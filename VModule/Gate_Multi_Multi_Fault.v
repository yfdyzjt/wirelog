==> flow/design.v <==
module Gate_Fault_Logic (        
    input wire clk,
    input wire logic_reset,       
    input wire in, 
    output wire out
);
    reg has_out;
    initial begin
        has_out = 0;
    end
    assign out = has_out ? 0 : in;
    always @(posedge clk) begin
        if (logic_reset) begin
            has_out <= 0;
        end
        else if (out) begin
            has_out <= 1;
        end
    end
endmodule
module Gate_Multi_Multi_Fault #(
    parameter INPUT_COUNT = 2,
    parameter OUTPUT_COUNT = 2,
    parameter RAND_SEED = 12'hAAA
)(
    input wire clk,
    input wire reset,
    input wire logic_reset,       
    input wire [INPUT_COUNT-1:0] in, 
    input wire fault_in, 
    output wire [OUTPUT_COUNT-1:0] out
);
    wire result;
    assign out = {OUTPUT_COUNT{result}};
    Gate_Multi_Single_Fault #( .INPUT_COUNT(INPUT_COUNT), .RAND_SEED(RAND_SEED) ) gl (
        .clk(clk),
        .reset(reset),
        .logic_reset(logic_reset),
        .in(in),
        .fault_in(fault_in),
        .out(result)
    );
endmodule
module Gate_Multi_Single_Fault #(
    parameter INPUT_COUNT = 2,
    parameter RAND_SEED = 12'hAAA
)(
    input wire clk,
    input wire reset,
    input wire logic_reset,       
    input wire [INPUT_COUNT-1:0] in, 
    input wire fault_in, 
    output wire out
);
    reg [11:0] lfsr_reg = RAND_SEED;
    wire lfsr_feedback = lfsr_reg[11] ^ lfsr_reg[5] ^ lfsr_reg[3] ^ lfsr_reg[0];
    integer i;
    reg [11:0] threshold;
    reg [INPUT_COUNT-1:0] in_prev;
    reg [$clog2(INPUT_COUNT+1)-1:0] ones_count;
    always @(posedge clk) begin
        if (reset) begin
            lfsr_reg <= RAND_SEED;
            threshold <= 0;
            in_prev <= 0;
        end
        else begin
            lfsr_reg <= {lfsr_reg[10:0], lfsr_feedback};
            if (in_prev != in) begin
                ones_count = 0;
                for (i = 0; i < INPUT_COUNT; i = i + 1) begin
                    if (in[i]) ones_count = ones_count + 1;
                end
                threshold <= ones_count * (12'hFFF / INPUT_COUNT);
                in_prev <= in;
            end
        end
    end
    wire random_value = (lfsr_reg < threshold);
    wire result = fault_in & random_value;
    Gate_Fault_Logic gl (
        .clk(clk),
        .logic_reset(logic_reset),
        .in(result),
        .out(out)
    );
endmodule
Tool chain data of Gate_Multi_Multi_Fault
What the tools print for Gate_Multi_Multi_Fault, step after step.
Line numbers count from 1 in the design file above.
Library cell names are shortened.
{"block": "setup", "design": "Gate_Multi_Multi_Fault", "clock": "clk", "lib": "sky130hd", "lib_corner": "tt_025C_1v80"}

Elaborated design
Yosys after proc, flatten, opt, wreduce and memory -nomap, before mapping. Enables and synchronous resets that opt folds into registers are not counted as muxes. Memory bits, and registers merged into a memory's read port (data or address), are not among the register bits. Print and check cells are not counted. Equal cells are merged and count once.
{"block": "word_totals", "wordCells": 19, "reg_bits": 27}
{"block": "classes", "n_eq": 1, "logic": 4, "n_addsub": 1, "mux": 7, "n_cmp": 1, "multipliers": 1}
{"block": "ops", "op": "2-bit by 11-bit multiplier with 12-bit output with constant B", "n": 1}
{"block": "ops", "op": "12-bit < comparator", "n": 1}
{"block": "ops", "op": "2-bit two-way mux", "n": 5}
{"block": "ops", "op": "1-bit bitwise XOR", "n": 3}
{"block": "ops", "op": "2-bit by 1-bit adder with 2-bit output with constant B", "n": 1}
{"block": "ops", "op": "2-bit inequality test", "n": 1}
{"block": "ops", "op": "1-bit two-way mux", "n": 2}
{"block": "ops", "op": "1-bit bitwise AND", "n": 1}

Logic depth
Longest topological path by Yosys (ltp), each cell counted once; first at word level (registers and memories cut), then after technology mapping (sequential cells cut; the memories' decode and read muxes count).
{"block": "depth", "word_depth": 8, "abc_area": 0, "ltp_mapped": 7, "mapped_depth_nobuf": 6}

After synthesis
Yosys stat after the flow's synthesis: flattened, memories mapped to cells. It holds for the ABC_AREA given above (unset counts as 0); a run with the other value may have another netlist.
{"block": "synth_totals", "seqArea_um2": 360.3, "n_buf": 3, "synth_area_um2": 864.6, "flip_flops": 18, "mapped_cells": 88}
{"block": "types", "type": "dfxtp_1", "n": 18, "type_area_um2": 360.346}
{"block": "types", "type": "ha_1", "n": 13, "type_area_um2": 162.656}
{"block": "types", "type": "xnor2_1", "n": 5, "type_area_um2": 43.792}
{"block": "types", "type": "or2_2", "n": 6, "type_area_um2": 37.536}
{"block": "types", "type": "nor2b_1", "n": 5, "type_area_um2": 31.28}
{"block": "types", "type": "a21oi_1", "n": 6, "type_area_um2": 30.029}
{"block": "types", "type": "nor2_1", "n": 7, "type_area_um2": 26.275}
{"block": "types", "type": "nand2_1", "n": 5, "type_area_um2": 18.768}
{"block": "types", "type": "a2111oi_2", "n": 1, "type_area_um2": 15.014}
{"block": "types", "type": "a211oi_1", "n": 2, "type_area_um2": 15.014}
{"block": "types", "type": "buf_4", "n": 2, "type_area_um2": 15.014}
{"block": "types", "type": "inv_1", "n": 4, "type_area_um2": 15.014}
{"block": "types", "type": "nor2b_4", "n": 1, "type_area_um2": 13.763}
{"block": "types", "type": "a211oi_2", "n": 1, "type_area_um2": 12.512}
{"block": "types", "type": "nand4_1", "n": 2, "type_area_um2": 12.512}
{"block": "types", "type": "nand3_1", "n": 2, "type_area_um2": 10.01}
{"block": "types", "type": "nor3_1", "n": 2, "type_area_um2": 10.01}
{"block": "types", "type": "o21ai_0", "n": 2, "type_area_um2": 10.01}
Not listed: further types 4, cells in them 4.
By module: a second synthesis without flattening, with its own total; a netlist apart from the flattened one above.
{"block": "unflattened", "cells_unflattened": 85, "area_unflattened_um2": 864.6}
Rows give one instance, submodules left out.
{"block": "modules", "module": "Gate_Multi_Single_Fault", "area_um2": 810.8, "seq_area_um2": 340.3, "n_cells": 80, "instances": 1}
{"block": "modules", "module": "Gate_Fault_Logic", "area_um2": 38.8, "seq_area_um2": 20.0, "n_cells": 3, "instances": 1}
{"block": "modules", "module": "Gate_Multi_Multi_Fault", "area_um2": 15.0, "seq_area_um2": 0.0, "n_cells": 2, "instances": 1}

Timing after synthesis
Path of least setup slack by OpenSTA after synthesis, without wires, with an ideal clock, recovery checks aside; 20% of the period is set as input and as output delay. Where synthesis merged equal registers, the netlist keeps one of their names.
{"block": "synth_timing", "path_type": "register to output", "from": "register gl.threshold[9]", "to": "output out[0]", "arrival_time_ps": 1514, "n_path_buf": 1, "t_first_pin_ps": 0, "tclk_ps": 2100, "path_slack_ps": 166, "path_delay_ps": 1514, "driving_pins": 7, "period_less_setup_slack_ps": 1934}
"path_delay_ps" = arrival - input delay + setup time.
At an output port there is no setup time.
"driving_pins" counts driving pins, that of a launching flip-flop among them; a cell with two outputs on the path counts twice.
"period_less_setup_slack_ps" is the clock period less the worst setup slack; recovery checks do not enter. This is arithmetic on one report: input and output delays are still those of the set period (20% each).
The rows between start and end are the longest chain of elaborated cells between them; the timing report does not say that the signal goes this way. Where chains are equally long, one stands for them.
A line is the first line of the expression or statement that the cell stems from. Yosys adds cells for indexed reads and writes and turns some case tables into memories.
{"block": "synth_via", "path_cell_list": "dfxtp_1 > inv_1 > ha_1 > a211oi_2 > o211ai_1 > a211oi_1 > buf_4", "elab_chain_len": 3, "cone_cells": 3, "cone_lines": 3, "cone_classes": "compare (1); mux (1); logic (1)"}
{"block": "synth_lines", "item": "start: declaration", "line_no": 58, "text": "reg [11:0] threshold;"}
{"block": "synth_lines", "item": "start: assignment", "line_no": 64, "text": "threshold <= 0;"}
{"block": "synth_lines", "item": "start: assignment", "line_no": 74, "text": "threshold <= ones_count * (12'hFFF / INPUT_COUNT);"}
{"block": "synth_lines", "item": "12-bit < comparator", "line_no": 79, "text": "wire random_value = (lfsr_reg < threshold);"}
{"block": "synth_lines", "item": "1-bit bitwise AND", "line_no": 80, "text": "wire result = fault_in & random_value;"}
{"block": "synth_lines", "item": "1-bit two-way mux", "line_no": 11, "text": "assign out = has_out ? 0 : in;"}
{"block": "synth_lines", "item": "end: declaration", "line_no": 31, "text": "output wire [OUTPUT_COUNT-1:0] out"}
Nets of the timed path that keep an RTL name, with a line that drives or declares them; the list need not be complete.
{"block": "synth_nets", "net": "gl.gl.out", "line_no": 11}

Path in the finished layout
From the final timing report of stored run 2: the path of least setup slack in the routed layout; clock arrival at registers is part of the times.
The path's times are printed in steps of 10 ps; the period is the one set.
{"block": "layout_timing", "path_type": "register to output", "from": "register gl.threshold[9]", "to": "output out[1]", "tclk_ps": 1110, "path_slack_ps": -780, "driving_pins": 8, "n_path_buf": 1, "t_first_pin_ps": 280, "arrival_time_ps": 1660}
The rows between start and end are the longest chain of elaborated cells between them; the timing report does not say that the signal goes this way. Where chains are equally long, one stands for them.
{"block": "layout_via", "path_cell_list": "dfxtp_4 > inv_8 > ha_4 > a21oi_2 > o21a_1 > nor2_1 > a211oi_2 > buf_2", "elab_chain_len": 3, "cone_cells": 3, "cone_lines": 3, "cone_classes": "compare (1); mux (1); logic (1)"}
{"block": "layout_lines", "item": "start: declaration", "line_no": 58, "text": "reg [11:0] threshold;"}
{"block": "layout_lines", "item": "start: assignment", "line_no": 64, "text": "threshold <= 0;"}
{"block": "layout_lines", "item": "start: assignment", "line_no": 74, "text": "threshold <= ones_count * (12'hFFF / INPUT_COUNT);"}
{"block": "layout_lines", "item": "12-bit < comparator", "line_no": 79, "text": "wire random_value = (lfsr_reg < threshold);"}
{"block": "layout_lines", "item": "1-bit bitwise AND", "line_no": 80, "text": "wire result = fault_in & random_value;"}
{"block": "layout_lines", "item": "1-bit two-way mux", "line_no": 11, "text": "assign out = has_out ? 0 : in;"}
{"block": "layout_lines", "item": "end: declaration", "line_no": 31, "text": "output wire [OUTPUT_COUNT-1:0] out"}

Subject: flow runs of Gate_Multi_Multi_Fault

Hi,

Top module Gate_Multi_Multi_Fault; platform sky130hd; tools Yosys and OpenROAD; 2 stored runs in no particular order. Input and output delays are each 20% of the period that was set; the output load is 0.01 pF.
"final_power_uw": no workload was simulated; the value follows from the tool's default switching activity.

Stored run 1
==> flow/run.sh <==
#!/bin/bash
# the make line also repeats the synthesis and layout settings of config.mk as NAME=value (left out here)
make -C /OpenROAD-flow-scripts/flow DESIGN_CONFIG=/design/flow/config.mk WORK_HOME=/design/flow/orfs CLKGATE_MAP_FILE= finish
==> flow/config.mk <==
export PLATFORM = sky130hd
export DESIGN_NAME = Gate_Multi_Multi_Fault
export DESIGN_NICKNAME = Gate_Multi_Multi_Fault
export VERILOG_FILES = /design/flow/design.v
export SDC_FILE = /design/flow/constraint.sdc
export NUM_CORES = 4
export LEC_CHECK = 0
export CAP_MARGIN = 10
export CORE_ASPECT_RATIO = 0.53
export CORE_MARGIN = 4
export CORE_UTILIZATION = 58
export CTS_CLUSTER_SIZE = 36
export GPL_TIMING_DRIVEN = 1
export PLACE_DENSITY_LB_ADDON = 0.05
export SETUP_SLACK_MARGIN = 0.48
export SLEW_MARGIN = 20
export TNS_END_PERCENT = 60
==> flow/constraint.sdc <==
create_clock -name core_clock -period 3.02 [get_ports {clk}]
set_input_delay 0.6040 -clock core_clock [delete_from_list [all_inputs] [get_ports {clk}]]
set_output_delay 0.6040 -clock core_clock [all_outputs]
set_load 0.01 [all_outputs]

==> results of stored run 1, as JSON <==
{
  "outcome": "stopped before the end: floorplanning reported PDN-0185"
}

Stored run 2
==> flow/run.sh <==
#!/bin/bash
# the make line also repeats the synthesis and layout settings of config.mk as NAME=value (left out here)
make -C /OpenROAD-flow-scripts/flow DESIGN_CONFIG=/design/flow/config.mk WORK_HOME=/design/flow/orfs CLKGATE_MAP_FILE= finish
==> flow/config.mk <==
export PLATFORM = sky130hd
export DESIGN_NAME = Gate_Multi_Multi_Fault
export DESIGN_NICKNAME = Gate_Multi_Multi_Fault
export VERILOG_FILES = /design/flow/design.v
export SDC_FILE = /design/flow/constraint.sdc
export NUM_CORES = 4
export LEC_CHECK = 0
export CAP_MARGIN = 20
export CORE_MARGIN = 2
export CORE_UTILIZATION = 40
export SLEW_MARGIN = 20
==> flow/constraint.sdc <==
create_clock -name core_clock -period 1.11 [get_ports {clk}]
set_input_delay 0.2220 -clock core_clock [delete_from_list [all_inputs] [get_ports {clk}]]
set_output_delay 0.2220 -clock core_clock [all_outputs]
set_load 0.01 [all_outputs]

==> results of stored run 2, as JSON <==
{
  "timing.setup.ws_ps": -777,
  "synth_chip_area_um2": 864.6,
  "final_power_uw": 1588,
  "dieArea_um2": 2549.2,
  "post_route_util_frac": 0.634
}

Regards
